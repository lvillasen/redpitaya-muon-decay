==> flow/design.v <==
module pulse_gen (
  input     wire        clk,
  input     wire        start,
  output    wire        pulse,
  input     wire [15:0] time_double,
  input     wire [11:0] width 
);
  reg [16:0]    counter = 17'd0;
  reg   int_pulse, Q1,Q2,Q3;
  always @(posedge clk, posedge int_start)
  begin
  if (int_start)
    counter <= 17'd0;
  else
    begin
      if (counter < (time_double + width +1))
        counter <= counter +1;
    if (counter < width || ((counter >= time_double) && (counter < (time_double + width) ))) 
      int_pulse <= 1'b1;
    else 
      int_pulse <= 1'b0;
    end
  end
    always @(posedge clk)
  begin
      Q1 <= start; 
      Q2 <= Q1;
      Q3 <= Q2;
  end
assign pulse = int_pulse;
assign int_start = Q1 && Q2 && (~ Q3);
endmodule
# From RTL to reports: pulse_gen
# Tool output for the design above, in the order of the flow.
# Line numbers count from 1 in the design file above.
# Library cell names are shortened.
# A cell with -- has no value.
[design]
top_module = "pulse_gen"
clk_port = "clk"
library = "sky130hd"
pvt_corner = "tt_025C_1v80"

# Elaborated design
# Counts by Yosys on the flattened word-level netlist (proc, flatten, opt, wreduce; memories kept). Register bits leave out memories and registers merged into their read ports (data or address); mux counts leave out enables and synchronous resets folded into registers. Print and check cells are left out.
[classes]
add_sub_neg = 4
multipliers = 0
div = 0
n_cmp = 4
equal = 0
shifts = 0
mux = 1
n_logic = 1
reduce_and_logical = 4
[ops]
columns = ["cell", "count"]
rows = [
  ["adder 16 x 12 -> 17 bit", 2],
  ["adder 17 x 1 -> 18 bit with constant B", 1],
  ["< comparator 17 x 18 -> 1 bit", 1],
  ["adder 17 x 1 -> 17 bit with constant B", 1],
  ["< comparator 17 x 12 -> 1 bit", 1],
  [">= comparator 17 x 16 -> 1 bit", 1],
  ["< comparator 17 bit", 1],
  ["logical AND 1 bit", 3],
  ["logical OR 1 bit", 1],
  ["inverter 1 bit", 1],
  ["2-to-1 mux 1 bit", 1],
]
[bits]
regBits = 21
latch_bits = 0
ram_bits = 0
rom_bits = 0
clocked_rd_ports_x_width = 0
n_memories = 0
input_bits = 30
output_inout_bits = 1

# Longest topological paths
# Yosys ltp: most cells in a row. Word level: on the elaborated netlist, between registers, memories and ports. Mapped: between sequential cells and ports; inverters and the memories' decode and read muxes count.
[depth]
word_depth = 5
ABC_AREA = 0
mapped_depth = 17
depth_no_buf = 16

# Synthesis result
# Yosys stat after the flow's synthesis: flattened, memories mapped to cells. It holds for the ABC_AREA given above (unset counts as 0); a run with the other value may have another netlist.
[types]
columns = ["cell_type", "count", "area_total_um2"]
rows = [
  ["ha_1", 73, 913.376],
  ["dfrtp_1", 17, 425.408],
  ["a21oi_1", 44, 220.211],
  ["xnor2_1", 21, 183.926],
  ["xor2_1", 21, 183.926],
  ["inv_1", 40, 150.144],
  ["o21ai_0", 19, 95.091],
  ["nand2_1", 23, 86.333],
  ["nand3_1", 17, 85.082],
  ["a21o_1", 11, 82.579],
  ["nor2_1", 21, 78.826],
  ["nor3_1", 14, 70.067],
  ["nand4_1", 10, 62.56],
  ["dfxtp_1", 3, 60.058],
  ["nand2b_1", 9, 56.304],
  ["a211oi_1", 6, 45.043],
  ["o21a_1", 6, 45.043],
  ["fa_1", 2, 40.038],
]
# Not listed: further types 26, cells in them 50.
[synth_totals]
mapped_cells = 407
synth_area_um2 = 3268.1
sequential_area_um2 = 515.5
ff_cells = 21
n_buf = 11

# Worst setup path after synthesis
# Source: OpenSTA report_checks on the synthesized netlist (no wires, ideal clock, input and output delay 20% of the period each), path of least setup slack; recovery checks are left aside. Register names are those of the netlist, which keeps one name where synthesis merged equal registers.
[synth_path]
path_type = "input -> register"
startpoint = "input port width[0]"
endpoint = "register counter[6]"
tclk_ns = 7.76
in_delay_ns = 1.552
launch_ns = 1.552
arrival_time_ns = 4.735
path_slack_ns = 2.945
path_delay_ns = 3.262
driving_pins = 17
synth_period_reached_ns = 4.815
# "path_delay_ns" = arrival - input delay + setup time.
# "driving_pins": output pins that drive a net of the path, with the launching flip-flop's if there is one; two outputs of one cell count as two.
# "synth_period_reached_ns" = period - worst setup slack (recovery checks aside). The figure is calculated, with input and output delays left at 20% of the set period.
# Between the ends stands the longest chain of elaborated cells between them, by number of cells; it is not shown to be the way that was timed. Of several equally long chains one is given.
# A line is the first line of the expression or statement that the cell stems from. Yosys adds cells for indexed reads and writes and turns some case tables into memories.
[synth_via]
cell_sequence = "inv_1 > ha_1 > fa_1 > nand2b_1 > a21oi_1 > nor2_1 > o21ai_0 > a21oi_1 > or3_1 > ha_1 > a21oi_1 > nand3_1 > a211oi_1 > nand2_2 > buf_6 > nor3_1 > xor2_1"
elab_chain_len = 3
cone_cells = 3
lines_between = 1
[synth_lines]
columns = ["element", "line", "rtl"]
rows = [
  ["from (decl)", 6, "input     wire [11:0] width"],
  ["adder 16 x 12 -> 17 bit", 16, "if (counter < (time_double + width +1))"],
  ["adder 17 x 1 -> 18 bit", 16, ""],
  ["< comparator 17 x 18 -> 1 bit", 16, ""],
  ["to (assign)", 13, "counter <= 17'd0;"],
  ["to (assign)", 17, "counter <= counter +1;"],
  ["to (decl)", 8, "reg [16:0]    counter = 17'd0;"],
]

# Path in the finished layout
# Path of least setup slack in the final report of run 1 (OpenROAD, finished layout, wires in). Where an end is a register, its clock arrival counts in the times.
[layout_path]
path_type = "input -> register"
startpoint = "input port width[8]"
endpoint = "register counter[6]"
tclk_ns = 3.12
in_delay_ns = 0.62
launch_ns = 0.62
arrival_time_ns = 3.60
path_slack_ns = -0.29
driving_pins = 17
# Between the ends stands the longest chain of elaborated cells between them, by number of cells; it is not shown to be the way that was timed. Of several equally long chains one is given.
[layout_via]
cell_sequence = "buf_6 > ha_4 > and2_4 > a311o_1 > nor3_2 > nor3_2 > a221oi_2 > buf_4 > xnor2_2 > ha_1 > nand4_1 > nor2_4 > a211oi_2 > nand2_2 > buf_12 > nor3_4 > xor2_1"
elab_chain_len = 3
cone_cells = 3
lines_between = 1
[layout_lines]
columns = ["element", "line", "rtl"]
rows = [
  ["from (decl)", 6, "input     wire [11:0] width"],
  ["adder 16 x 12 -> 17 bit", 16, "if (counter < (time_double + width +1))"],
  ["adder 17 x 1 -> 18 bit", 16, ""],
  ["< comparator 17 x 18 -> 1 bit", 16, ""],
  ["to (assign)", 13, "counter <= 17'd0;"],
  ["to (assign)", 17, "counter <= counter +1;"],
  ["to (decl)", 8, "reg [16:0]    counter = 17'd0;"],
]

# Measured data: module pulse_gen, platform sky130hd, 2 stored runs of the flow under differing settings, order arbitrary. Input and output delays are each 20% of the period that was set; the output load is 0.01 pF.
# By "period_reached_ns" is meant the clock period of the run minus its worst setup slack. This is arithmetic on one report: input and output delays are still those of the set period (20% each).
# "worst_path_allowed_less_slack_ns" = time allowed to the worst setup path (clock period - input delay - output delay, where it has them) - its slack; a late launch clock adds to it, a late capture clock takes from it.
# "final_power_mw" rests on the timing tool's default activity at the inputs, not on a simulated workload.

[[run]]
name = "run 1"
[run.settings]
period_ns = 3.12
CAP_MARGIN = 20
CORE_MARGIN = 2
CORE_UTILIZATION = 40
SLEW_MARGIN = 20
[run.results]
post_synth_area_um2 = 3268.1
final_power_mw = 1.398
utilization_pct = 63.0
period_reached_ns = 3.414
die_footprint_um2 = 8909.5
worstSetupSlack_ns = -0.294
layout_stdcell_area_um2 = 4919.7
setupTns_ns = -3.778
worst_path_allowed_less_slack_ns = 2.79
critical_path_type = "input -> register"

[[run]]
name = "run 2"
[run.settings]
period_ns = 4.14
CORE_UTILIZATION = 59
HOLD_SLACK_MARGIN = -0.09
CORE_ASPECT_RATIO = 1.04
TNS_END_PERCENT = 55
ABC_AREA = 1
GPL_ROUTABILITY_DRIVEN = 0
CAP_MARGIN = 15
SLEW_MARGIN = 0
MAX_ROUTING_LAYER = "met4"
CORE_MARGIN = 2
[run.results]
post_synth_area_um2 = 3747.3
final_power_mw = 1.176
utilization_pct = 68.3
period_reached_ns = 3.848
die_footprint_um2 = 7005.3
worstSetupSlack_ns = 0.292
layout_stdcell_area_um2 = 4187.8
setupTns_ns = 0.000
worst_path_allowed_less_slack_ns = 3.02
critical_path_type = "input -> register"
