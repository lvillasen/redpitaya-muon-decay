==> flow/design.v <==
module single_pulse_trigger (
  input  wire          adc_clk,
  input  wire [13:0]   adc_dat_a,
  input  wire [13:0]   treshold,
  input  wire           trig_edge,
  output reg           trig_out,
  output reg [13:0]    adc_dat_a_out
);
  reg [13:0] int_dat_a_reg;
  reg [13:0] int_treshold;
  always @(posedge adc_clk)
  begin
    adc_dat_a_out <= adc_dat_a;
      if ((adc_dat_a> treshold) && (trig_edge == 1'b0))  
        trig_out <= 1'b1;
      else if ((adc_dat_a < treshold) && (trig_edge == 1'b1))  
        trig_out <= 1'b1;
      else
        trig_out <= 1'b0;
  end
endmodule
### Reports on single_pulse_trigger

Tool output for the design above, in the order of the flow.
Line numbers count from 1 in the design file above.
Cell names lack the library's common part.
Not given: n/a

| set-up | value |
|---|---|
| top | single_pulse_trigger |
| clock | adc_clk |
| library | sky130hd |
| corner | tt_025C_1v80 |

### Word level

Counts by Yosys on the flattened word-level netlist (proc, flatten, opt, wreduce; memories kept). Register bits leave out memories and registers merged into their read ports (data or address); mux counts leave out enables and synchronous resets folded into registers. Print and check cells are left out. Cells with the same type and inputs are merged into one.

| word-level totals | value |
|---|---|
| register bits | 15 |
| input bits | 30 |
| output and inout bits | 15 |
| cells after elaboration | 8 |

| cells by class | value |
|---|---|
| order comparisons | 2 |
| multiplexer cells | 1 |
| bitwise logic cells | 1 |
| reductions and logical operators | 2 |

Operators with widths:

| operator | number |
|---|---|
| 14-bit > comparator | 1 |
| 14-bit less-than comparator | 1 |
| 1-bit logical AND | 2 |
| 1-bit inverter | 1 |
| 1-bit two-way mux | 1 |

### Logic depth

Longest topological path by Yosys (ltp), each cell counted once; first at word level (registers and memories cut), then after technology mapping (sequential cells cut; the memories' decode and read muxes count).

| depth | value |
|---|---|
| depth after elaboration | 3 |
| ABC_AREA | 0 |
| depth in mapped cells | 7 |

### Mapped cells and area

Source: synth_stat.txt of the flow (Yosys; design flattened, memories mapped). It holds for the ABC_AREA given above (unset counts as 0); a run with the other value may have another netlist.
The area totals of this step are shown rounded.

| mapped netlist | value |
|---|---|
| standard cells after synthesis | 66 |
| chip area (Yosys) | 662 µm² |
| sequential area | 300 µm² |
| flip-flop cells | 15 |

Cell types:

| cell | number |
|---|---|
| dfxtp_1 | 15 |
| ha_1 | 14 |
| inv_1 | 16 |
| a21oi_1 | 7 |
| nand4_1 | 3 |
| a211oi_2 | 1 |
| nand2_1 | 3 |
| mux2i_1 | 1 |
| o221ai_1 | 1 |
| o41ai_1 | 1 |
| a21o_1 | 1 |
| nand3_1 | 1 |
| o21ai_0 | 1 |
| nor2_1 | 1 |

### Timing after synthesis

Source: OpenSTA report_checks on the synthesized netlist (no wires, ideal clock, input and output delay 20% of the period each), path of least setup slack; recovery checks are left aside. Register names are those of the netlist, which keeps one name where synthesis merged equal registers.

| timing path post-synthesis | value |
|---|---|
| path kind | input port to flip-flop |
| start point | input port treshold[5] |
| end point | register trig_out |
| clock period | 2.24 ns |
| input delay | 0.448 ns |
| setup time | 0.072 ns |
| time at the first pin | 0.448 ns |
| arrival time | 1.440 ns |
| required time | 2.168 ns |
| slack | 0.728 ns |
| path delay | 1.064 ns |
| stages | 6 |
| path buffers | 0 |
| synthesis period reached | 1.512 ns |

"path delay" is the arrival time less input delay plus setup time.
"stages": output pins that drive a net of the path, with the launching flip-flop's if there is one; two outputs of one cell count as two.
"synthesis period reached" = period - worst setup slack (recovery checks aside). The figure is calculated, with input and output delays left at 20% of the set period.
Between the ends stands the longest chain of elaborated cells between them, by number of cells; it is not shown to be the way that was timed. Of several equally long chains one is given.
A line is the first line of the expression or statement that the cell stems from. Yosys adds cells for indexed reads and writes and turns some case tables into memories.
At most two assigning lines are given for a register; there are more.

| on the way, post-synthesis | value |
|---|---|
| cell sequence | inv_1 > ha_1 > a21oi_1 > o221ai_1 > a211oi_2 > mux2i_1 |
| length of the longest elaborated chain | 3 |
| elaborated cells between the ends (all ways) | 5 |
| source lines of those cells | 2 |
| classes of those cells | compare (2); mux (1); reduce/logical (2) |

Ends and longest elaborated chain, post-synthesis:

| element | RTL line | RTL |
|---|---|---|
| from (decl) | 4 | `input  wire [13:0]   treshold,` |
| 14-bit less-than comparator | 16 | `else if ((adc_dat_a < treshold) && (trig_edge == 1'b1))` |
| 1-bit logical AND | 16 |  |
| 1-bit two-way mux | 16 |  |
| to (assign) | 15 | `trig_out <= 1'b1;` |
| to (assign) | 17 | `trig_out <= 1'b1;` |
| to (decl) | 6 | `output reg           trig_out,` |

### Worst path after layout

Path of least setup slack in the final report of job 1 (OpenROAD, finished layout, wires in). Where an end is a register, its clock arrival counts in the times.

| timing path after layout | value |
|---|---|
| path kind | input port to flip-flop |
| start point | input port treshold[5] |
| end point | register trig_out |
| clock period | 2.23 ns |
| input delay | 0.45 ns |
| setup time | 0.08 ns |
| time at the first pin | 0.45 ns |
| arrival time | 2.25 ns |
| required time | 2.41 ns |
| slack | 0.15 ns |
| stages | 7 |
| path buffers | 1 |

Between the ends stands the longest chain of elaborated cells between them, by number of cells; it is not shown to be the way that was timed. Of several equally long chains one is given.
At most two assigning lines are given for a register; there are more.

| on the way, after layout | value |
|---|---|
| cell sequence | clkdlybuf4s50_1 > inv_1 > ha_1 > a21oi_1 > o221ai_1 > a211oi_2 > mux2i_1 |
| length of the longest elaborated chain | 3 |
| elaborated cells between the ends (all ways) | 5 |
| source lines of those cells | 2 |
| classes of those cells | compare (2); mux (1); reduce/logical (2) |

Ends and longest elaborated chain, after layout:

| element | RTL line | RTL |
|---|---|---|
| from (decl) | 4 | `input  wire [13:0]   treshold,` |
| 14-bit less-than comparator | 16 | `else if ((adc_dat_a < treshold) && (trig_edge == 1'b1))` |
| 1-bit logical AND | 16 |  |
| 1-bit two-way mux | 16 |  |
| to (assign) | 15 | `trig_out <= 1'b1;` |
| to (assign) | 17 | `trig_out <= 1'b1;` |
| to (decl) | 6 | `output reg           trig_out,` |

Memo
Re: implementation data of single_pulse_trigger

2 stored runs of single_pulse_trigger in the flow (synthesis by Yosys, layout by OpenROAD, sky130hd cells), in arbitrary order. Constraints: input delay and output delay 20% of the set period each, output load 0.01 pF.
"period achieved": clock period set for the run, less the worst setup slack. It is reckoned from that one timing run; input and output delays stay at 20% of the period that was set.
"time of the worst setup path": the worst setup path's part of the clock period (all of it between registers, 20% less for each end at a port) less its slack. A launch clock that arrives late makes it longer, a capture clock that arrives late makes it shorter.
By "total power of the final layout" is meant OpenSTA's value without simulated activity: inputs other than the clock are taken to toggle once in ten clock periods, and the tool carries that through the logic.
Results are given in rounded form.
Among the settings, -- means not set for that run.
Among the results, -- means that no value is shown for the run.

| stored run | period_ns | CORE_UTILIZATION | SETUP_SLACK_MARGIN | CORE_ASPECT_RATIO | CORE_MARGIN | CELL_PAD_IN_SITES_DETAIL_PLACEMENT | ABC_AREA | GPL_TIMING_DRIVEN | GPL_ROUTABILITY_DRIVEN | SLEW_MARGIN | MIN_ROUTING_LAYER | CAP_MARGIN | area of the synthesized netlist (µm²) | area of the die (µm²) | standard-cell area after layout (µm²) | utilization (%) | smallest setup slack (ns) | total negative slack (ns) | worst-case hold slack (ns) | total power of the final layout (mW) | period achieved (ns) | time of the worst setup path (ns) | worst setup path type |
|---|---|---|---|---|---|---|---|---|---|---|---|---|---|---|---|---|---|---|---|---|---|---|---|
| job 1 | 2.23 | 31 | -0.16 | 0.54 | 5 | 2 | 0 | 1 | 0 | 10 | met2 | 20 | 662 | 3200 | 1180 | 57.9 | 0.151 | 0.000 | 0.680 | 0.697 | 2.079 | 1.63 | input port to flip-flop |
| job 2 | 1.53 | 48 | -- | -- | 2 | -- | -- | -- | -- | 20 | -- | 20 | -- | -- | -- | -- | -- | -- | -- | -- | -- | -- | -- |

Job 2: did not finish, clock tree synthesis stopped with DPL-0033
